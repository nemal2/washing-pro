==> flow/design.v <==
`timescale 1ns / 100ps
module AutoClean(
    input clk,
    input reset,
    input clean_trigger,
    output reg cleaning_done
);
    reg [3:0] clean_cycle_counter;
    always @(posedge clk or posedge reset) begin
        if (reset) begin
            clean_cycle_counter <= 0;
            cleaning_done <= 0;
        end else if (clean_trigger) begin
            if (clean_cycle_counter < 4)  
                clean_cycle_counter <= clean_cycle_counter + 1;
            else
                cleaning_done <= 1;
        end else begin
            cleaning_done <= 0;
            clean_cycle_counter <= 0;
        end
    end
endmodule
`timescale 1ns / 100ps
module AutomaticWashingMachine(
    input clk,
    input reset,
    input start,
    input enable_lock,
    input clean_trigger,
    input [1:0] cycle_mode,
    output complete,
    output [7:0] energy_consumed
);
    wire wash_enable, rinse_enable, spin_enable;
    wire water_ready, temp_ready, load_ready, cycle_ready;
    wire detergent_ok, balanced_load, cleaning_done;
    wire lock_active;
    ControlUnit control_unit (
        .clk(clk),
        .reset(reset),
        .start(start),
        .water_ready(water_ready),
        .temp_ready(temp_ready),
        .load_ready(load_ready),
        .wash_enable(wash_enable),
        .rinse_enable(rinse_enable),
        .spin_enable(spin_enable),
        .complete(complete)
    );
    TemperatureControl temp_control (
        .clk(clk),
        .reset(reset),
        .start(start),
        .temp_ready(temp_ready)
    );
    WaterControl water_control (
        .clk(clk),
        .reset(reset),
        .start(start),
        .water_ready(water_ready)
    );
    LoadSensing load_sensing (
        .clk(clk),
        .reset(reset),
        .start(start),
        .load_ready(load_ready)
    );
    CycleCustomization cycle_custom (
        .clk(clk),
        .reset(reset),
        .start(start),
        .cycle_mode(cycle_mode),
        .cycle_ready(cycle_ready),
        .wash_duration(),
        .rinse_duration(),
        .spin_duration()
    );
    SmartSensing smart_sensing (
        .clk(clk),
        .reset(reset),
        .detergent_ok(detergent_ok),
        .balanced_load(balanced_load)
    );
    ChildLock child_lock (
        .clk(clk),
        .reset(reset),
        .enable_lock(enable_lock),
        .lock_active(lock_active)
    );
    AutoClean auto_clean (
        .clk(clk),
        .reset(reset),
        .clean_trigger(clean_trigger),
        .cleaning_done(cleaning_done)
    );
    EnergyMonitor energy_monitor (
        .clk(clk),
        .reset(reset),
        .washing(wash_enable),
        .rinsing(rinse_enable),
        .spinning(spin_enable),
        .energy_consumed(energy_consumed)
    );
endmodule
`timescale 1ns / 100ps
module ChildLock(
    input clk,
    input reset,
    input enable_lock,
    output reg lock_active
);
    always @(posedge clk or posedge reset) begin
        if (reset)
            lock_active <= 0;
        else
            lock_active <= enable_lock;
    end
endmodule
`timescale 1ns / 100ps
module ControlUnit(
    input clk,
    input reset,
    input start,
    input water_ready,
    input temp_ready,
    input load_ready,
    output reg wash_enable,
    output reg rinse_enable,
    output reg spin_enable,
    output reg complete
);
    reg [2:0] current_state, next_state;
    parameter IDLE = 3'b000, WASH = 3'b001, RINSE = 3'b010, SPIN = 3'b011, DONE = 3'b100;
    always @(posedge clk or posedge reset) begin
        if (reset)
            current_state <= IDLE;
        else
            current_state <= next_state;
    end
    always @(*) begin
        wash_enable = 0;
        rinse_enable = 0;
        spin_enable = 0;
        complete = 0;
        case (current_state)
            IDLE: begin
                if (start && water_ready && temp_ready && load_ready)
                    next_state = WASH;
                else
                    next_state = IDLE;
            end
            WASH: begin
                wash_enable = 1;
                next_state = RINSE;
            end
            RINSE: begin
                rinse_enable = 1;
                next_state = SPIN;
            end
            SPIN: begin
                spin_enable = 1;
                next_state = DONE;
            end
            DONE: begin
                complete = 1;
                next_state = IDLE;
            end
            default: next_state = IDLE;
        endcase
    end
endmodule
`timescale 1ns / 100ps
module CycleCustomization(
    input clk,
    input reset,
    input start,
    input [1:0] cycle_mode,   
    output reg cycle_ready,
    output reg [3:0] wash_duration,
    output reg [3:0] rinse_duration,
    output reg [3:0] spin_duration
);
    always @(posedge clk or posedge reset) begin
        if (reset) begin
            wash_duration <= 0;
            rinse_duration <= 0;
            spin_duration <= 0;
            cycle_ready <= 0;
        end else if (start) begin
            case (cycle_mode)
                2'b00: begin
                    wash_duration <= 8;
                    rinse_duration <= 6;
                    spin_duration <= 4;
                end
                2'b01: begin
                    wash_duration <= 4;
                    rinse_duration <= 3;
                    spin_duration <= 2;
                end
                2'b10: begin
                    wash_duration <= 12;
                    rinse_duration <= 8;
                    spin_duration <= 6;
                end
                default: begin
                    wash_duration <= 8;
                    rinse_duration <= 6;
                    spin_duration <= 4;
                end
            endcase
            cycle_ready <= 1;
        end else begin
            cycle_ready <= 0;
        end
    end
endmodule
`timescale 1ns / 100ps
module EnergyMonitor(
    input clk,
    input reset,
    input washing,
    input rinsing,
    input spinning,
    output reg [7:0] energy_consumed
);
    always @(posedge clk or posedge reset) begin
        if (reset)
            energy_consumed <= 0;
        else begin
            if (washing)
                energy_consumed <= energy_consumed + 5;
            else if (rinsing)
                energy_consumed <= energy_consumed + 3;
            else if (spinning)
                energy_consumed <= energy_consumed + 4;
        end
    end
endmodule
`timescale 1ns / 100ps
module LoadSensing(
    input clk,
    input reset,
    input start,
    output reg load_ready
);
    reg [3:0] load_weight;
    always @(posedge clk or posedge reset) begin
        if (reset) begin
            load_weight <= 0;
            load_ready <= 0;
        end else if (start) begin
            if (load_weight < 8)   
                load_weight <= load_weight + 1;
            else
                load_ready <= 1;
        end else begin
            load_ready <= 0;
        end
    end
endmodule
`timescale 1ns / 100ps
module SmartSensing(
    input clk,
    input reset,
    output reg detergent_ok,
    output reg balanced_load
);
    always @(posedge clk or posedge reset) begin
        if (reset) begin
            detergent_ok <= 0;
            balanced_load <= 0;
        end else begin
            detergent_ok <= 1;   
            balanced_load <= 1;   
        end
    end
endmodule
`timescale 1ns / 100ps
module TemperatureControl(
    input clk,
    input reset,
    input start,
    output reg temp_ready
);
    reg [3:0] temp_level;
    always @(posedge clk or posedge reset) begin
        if (reset) begin
            temp_level <= 0;
            temp_ready <= 0;
        end else if (start) begin
            if (temp_level < 8)   
                temp_level <= temp_level + 1;
            else
                temp_ready <= 1;
        end else begin
            temp_ready <= 0;
        end
    end
endmodule
`timescale 1ns / 100ps
module WaterControl(
    input clk,
    input reset,
    input start,
    output reg water_ready
);
    reg [3:0] water_level;
    always @(posedge clk or posedge reset) begin
        if (reset) begin
            water_level <= 0;
            water_ready <= 0;
        end else if (start) begin
            if (water_level < 8)   
                water_level <= water_level + 1;
            else
                water_ready <= 1;
        end else begin
            water_ready <= 0;
        end
    end
endmodule
**Reports on AutomaticWashingMachine**

What the tools print for AutomaticWashingMachine, step after step.
Lines are those of the file above, counted from 1.
Operators: Yosys type, input widths -> output width; for muxes data width and select width s.
Cell names lack the library's common part.
A cell with n/a has no value.

- Top: AutomaticWashingMachine
- Clock input: clk
- Cell library: sky130hd
- Corner: tt_025C_1v80

**Elaborated design**

Source: Yosys, flattened and elaborated, memories not mapped. Widths are those after wreduce. Registers that Yosys merges into a memory's read port (data or address) are not register bits. Print and check cells do not count. Equal cells are merged and count once.

- Register bits after elaboration: 26
- Output and inout bits: 9

- Add/subtract/negate cells: 6
- Magnitude comparators: 3
- Equality and inequality tests: 7
- Mux-type cells: 15
- Reductions and logical operators: 8

Operators with widths:

| cell | count |
|---|---|
| $mux 8 | 3 |
| $add 8x3->8 const B | 2 |
| $add 4x1->4 const B | 3 |
| $lt 4x4->1 const B | 3 |
| $pmux 3 s4 | 1 |
| $mux 1 | 11 |
| $add 8x2->8 const B | 1 |
| $ne 2x2->1 const B | 3 |
| $reduce_and 2->1 | 3 |
| $eq 3x2->1 const B | 2 |
| $logic_and 1x1->1 | 3 |
| $eq 3x1->1 const B | 1 |
| $eq 3x3->1 const B | 1 |
| $logic_not 3->1 | 1 |
| $reduce_bool 3->1 | 1 |

**Depth**

Depth = most cells in a row (Yosys ltp): at word level without a register or memory, in the mapped netlist without a sequential cell, where the memories' decode and read muxes count.

- Depth in word-level cells: 5
- ABC_AREA: 0
- Depth in mapped cells: 6

**Mapped cells and area**

Source: synth_stat.txt of the flow (Yosys; design flattened, memories mapped). It holds for the ABC_AREA given above (unset counts as 0); a run with the other value may have another netlist.
Totals and module areas in this step are rounded.

Cell types:

| cell type | count | area in all (um^2) |
|---|---|---|
| dfrtp_1 | 27 | 675.648 |
| ha_1 | 7 | 87.584 |
| xor2_1 | 7 | 61.309 |
| xnor2_1 | 5 | 43.792 |
| mux2_2 | 3 | 33.782 |
| nor2b_1 | 5 | 31.28 |
| a41o_1 | 3 | 30.029 |
| o21a_1 | 4 | 30.029 |
| dfstp_2 | 1 | 26.275 |
| nand2_1 | 7 | 26.275 |
| buf_6 | 2 | 22.522 |
| inv_1 | 6 | 22.522 |
| a21oi_1 | 4 | 20.019 |
| a211oi_2 | 1 | 12.512 |
| nor2_1 | 3 | 11.261 |
| nor3_1 | 2 | 10.01 |
| o21ai_0 | 2 | 10.01 |
| a211o_1 | 1 | 8.758 |

Other cell types: 13; their cells: 13.

- Mapped cells: 103
- Mapped area: 1250 um^2
- Area of sequential cells: 702 um^2
- Flip-flops: 28
- Buffer cells: 3

By module: a second synthesis without flattening, with its own total; a netlist apart from the flattened one above.

- Cell total of the unflattened synthesis: 113
- Area total of the unflattened synthesis: 1370 um^2

Each row is one instance without its submodules.

By module:

| module | instances | cells | area (um^2) | seq. area (um^2) |
|---|---|---|---|---|
| EnergyMonitor | 1 | 61 | 576 | 200 |
| LoadSensing | 1 | 14 | 214 | 125 |
| TemperatureControl | 1 | 14 | 214 | 125 |
| WaterControl | 1 | 14 | 214 | 125 |
| ControlUnit | 1 | 10 | 151 | 126 |
| AutomaticWashingMachine | 1 | 0 | 0.0 | 0.0 |

**Worst setup path after synthesis**

OpenSTA on the mapped netlist: ideal clock, no wires. The path of least setup slack (recovery checks aside). Input and output delay are each 20% of the period. Register names are those of the netlist, which keeps one name where synthesis merged equal registers.

- Kind: reg-to-reg
- Start: reg energy_monitor.energy_consumed[0]
- End: reg energy_monitor.energy_consumed[6]
- Clock period: 1650 ps
- Setup time: 79 ps
- Time at the first pin: 0 ps
- Arrival time: 1325 ps
- Data required time: 1571 ps
- Path slack: 245 ps
- Delay of the path: 1404 ps
- Stages on the path: 7
- Buffers on the path: 0
- Synthesis period reached: 1405 ps

"delay of the path" is the arrival time less input delay plus setup time.
"stages on the path" counts driving pins, that of a launching flip-flop among them; a cell with two outputs on the path counts twice.
"synthesis period reached" = period - worst setup slack (recovery checks aside). The figure is calculated, with input and output delays left at 20% of the set period.
Between the ends stands the longest chain of elaborated cells between them, by number of cells; it is not shown to be the way that was timed. Of several equally long chains one is given.
Each line given opens the expression or statement behind the cell; cells for indexed reads and writes are added by Yosys, which also makes memories of some case tables.
A register here has more assigning lines than the two given.

- Cells stage by stage: dfrtp_1 -> inv_1 -> ha_1 -> nor2b_1 -> o21ai_1 -> a211oi_2 -> xor2_1
- Length of the longest elaborated chain: 4

RTL lines, path post-synthesis:

| what | RTL line | RTL |
|---|---|---|
| from (decl) | 226 | `output reg [7:0] energy_consumed` |
| from (assign) | 233 | `energy_consumed <= energy_consumed + 5;` |
| from (assign) | 235 | `energy_consumed <= energy_consumed + 3;` |
| $add 8x3->8 | 237 | `energy_consumed <= energy_consumed + 4;` |
| $mux 8 | 236 | `else if (spinning)` |
| $mux 8 | 234 | `else if (rinsing)` |
| $mux 8 | 232 | `if (washing)` |
| to (assign) | 233 |  |
| to (assign) | 235 |  |
| to (decl) | 226 |  |

**Worst path after layout**

From the final timing report of stored run 1: the path of least setup slack in the routed layout; clock arrival at registers is part of the times.
The path's times are printed in steps of 10 ps; the period is the one set.

- Kind: reg-to-output
- Start: reg energy_monitor.energy_consumed[2]
- End: out energy_consumed[2]
- Clock period: 1740 ps
- Output delay: 350 ps
- Time at the first pin: 320 ps
- Arrival time: 1330 ps
- Data required time: 1390 ps
- Path slack: 60 ps
- Stages on the path: 2
- Buffers on the path: 1

A register here has more assigning lines than the two given.

- Cells stage by stage: dfrtp_2 -> clkdlybuf4s50_1
- Length of the longest elaborated chain: 0

RTL lines, path post-layout:

| what | RTL line | RTL |
|---|---|---|
| from (decl) | 226 | `output reg [7:0] energy_consumed` |
| from (assign) | 233 | `energy_consumed <= energy_consumed + 5;` |
| from (assign) | 235 | `energy_consumed <= energy_consumed + 3;` |
| to (decl) | 33 | `output [7:0] energy_consumed` |

==> results <==
Top module AutomaticWashingMachine; platform sky130hd; tools Yosys and OpenROAD; 2 stored runs in no particular order. Input and output delays are each 20% of the period that was set; the output load is 0.01 pF.
"reached clock period" means the clock period less the worst setup slack. The figure is calculated, with input and output delays left at 20% of the set period.
By "worst setup path time" is meant the share of the clock period that the worst setup path is allowed (20% is reserved at inputs, 20% at outputs), minus its slack. Clock arrival times at its registers enter into it.
"power": no workload was simulated; the value follows from the tool's default switching activity.
"worst setup path time" is given in steps of 10 ps.
The results are shown rounded.

### Stored run 1

Settings: `period_ns=1.74`, `CORE_UTILIZATION=35`, `CAP_MARGIN=20`, `CORE_MARGIN=2`, `SLEW_MARGIN=20`

- Utilization of the finished layout: 44.2%
- Power: 0.00149 W
- Die size: 4070 um^2
- Setup TNS: 0 ps
- Reached clock period: 1676 ps
- Smallest setup slack: 64 ps
- Worst setup path time: 1330 ps
- Worst setup path kind: reg-to-output
- Area of the standard cells in the finished layout: 1500 um^2
- Post-synthesis cell area: 1250 um^2

### Stored run 2

Settings: `period_ns=1.05`, `CORE_UTILIZATION=45`, `SETUP_SLACK_MARGIN=-0.07`, `PLACE_DENSITY=0.49`, `CELL_PAD_IN_SITES_GLOBAL_PLACEMENT=2`, `CELL_PAD_IN_SITES_DETAIL_PLACEMENT=1`, `TNS_END_PERCENT=70`, `ABC_AREA=1`, `CTS_CLUSTER_DIAMETER=275`, `SLEW_MARGIN=25`, `MAX_ROUTING_LAYER=met5`, `CAP_MARGIN=20`, `CORE_MARGIN=2`

- Utilization of the finished layout: 63.5%
- Power: 0.0027 W
- Die size: 3330 um^2
- Setup TNS: -1870 ps
- Reached clock period: 1328 ps
- Smallest setup slack: -278 ps
- Worst setup path time: 1330 ps
- Worst setup path kind: reg-to-reg
- Area of the standard cells in the finished layout: 1750 um^2
- Post-synthesis cell area: 1300 um^2
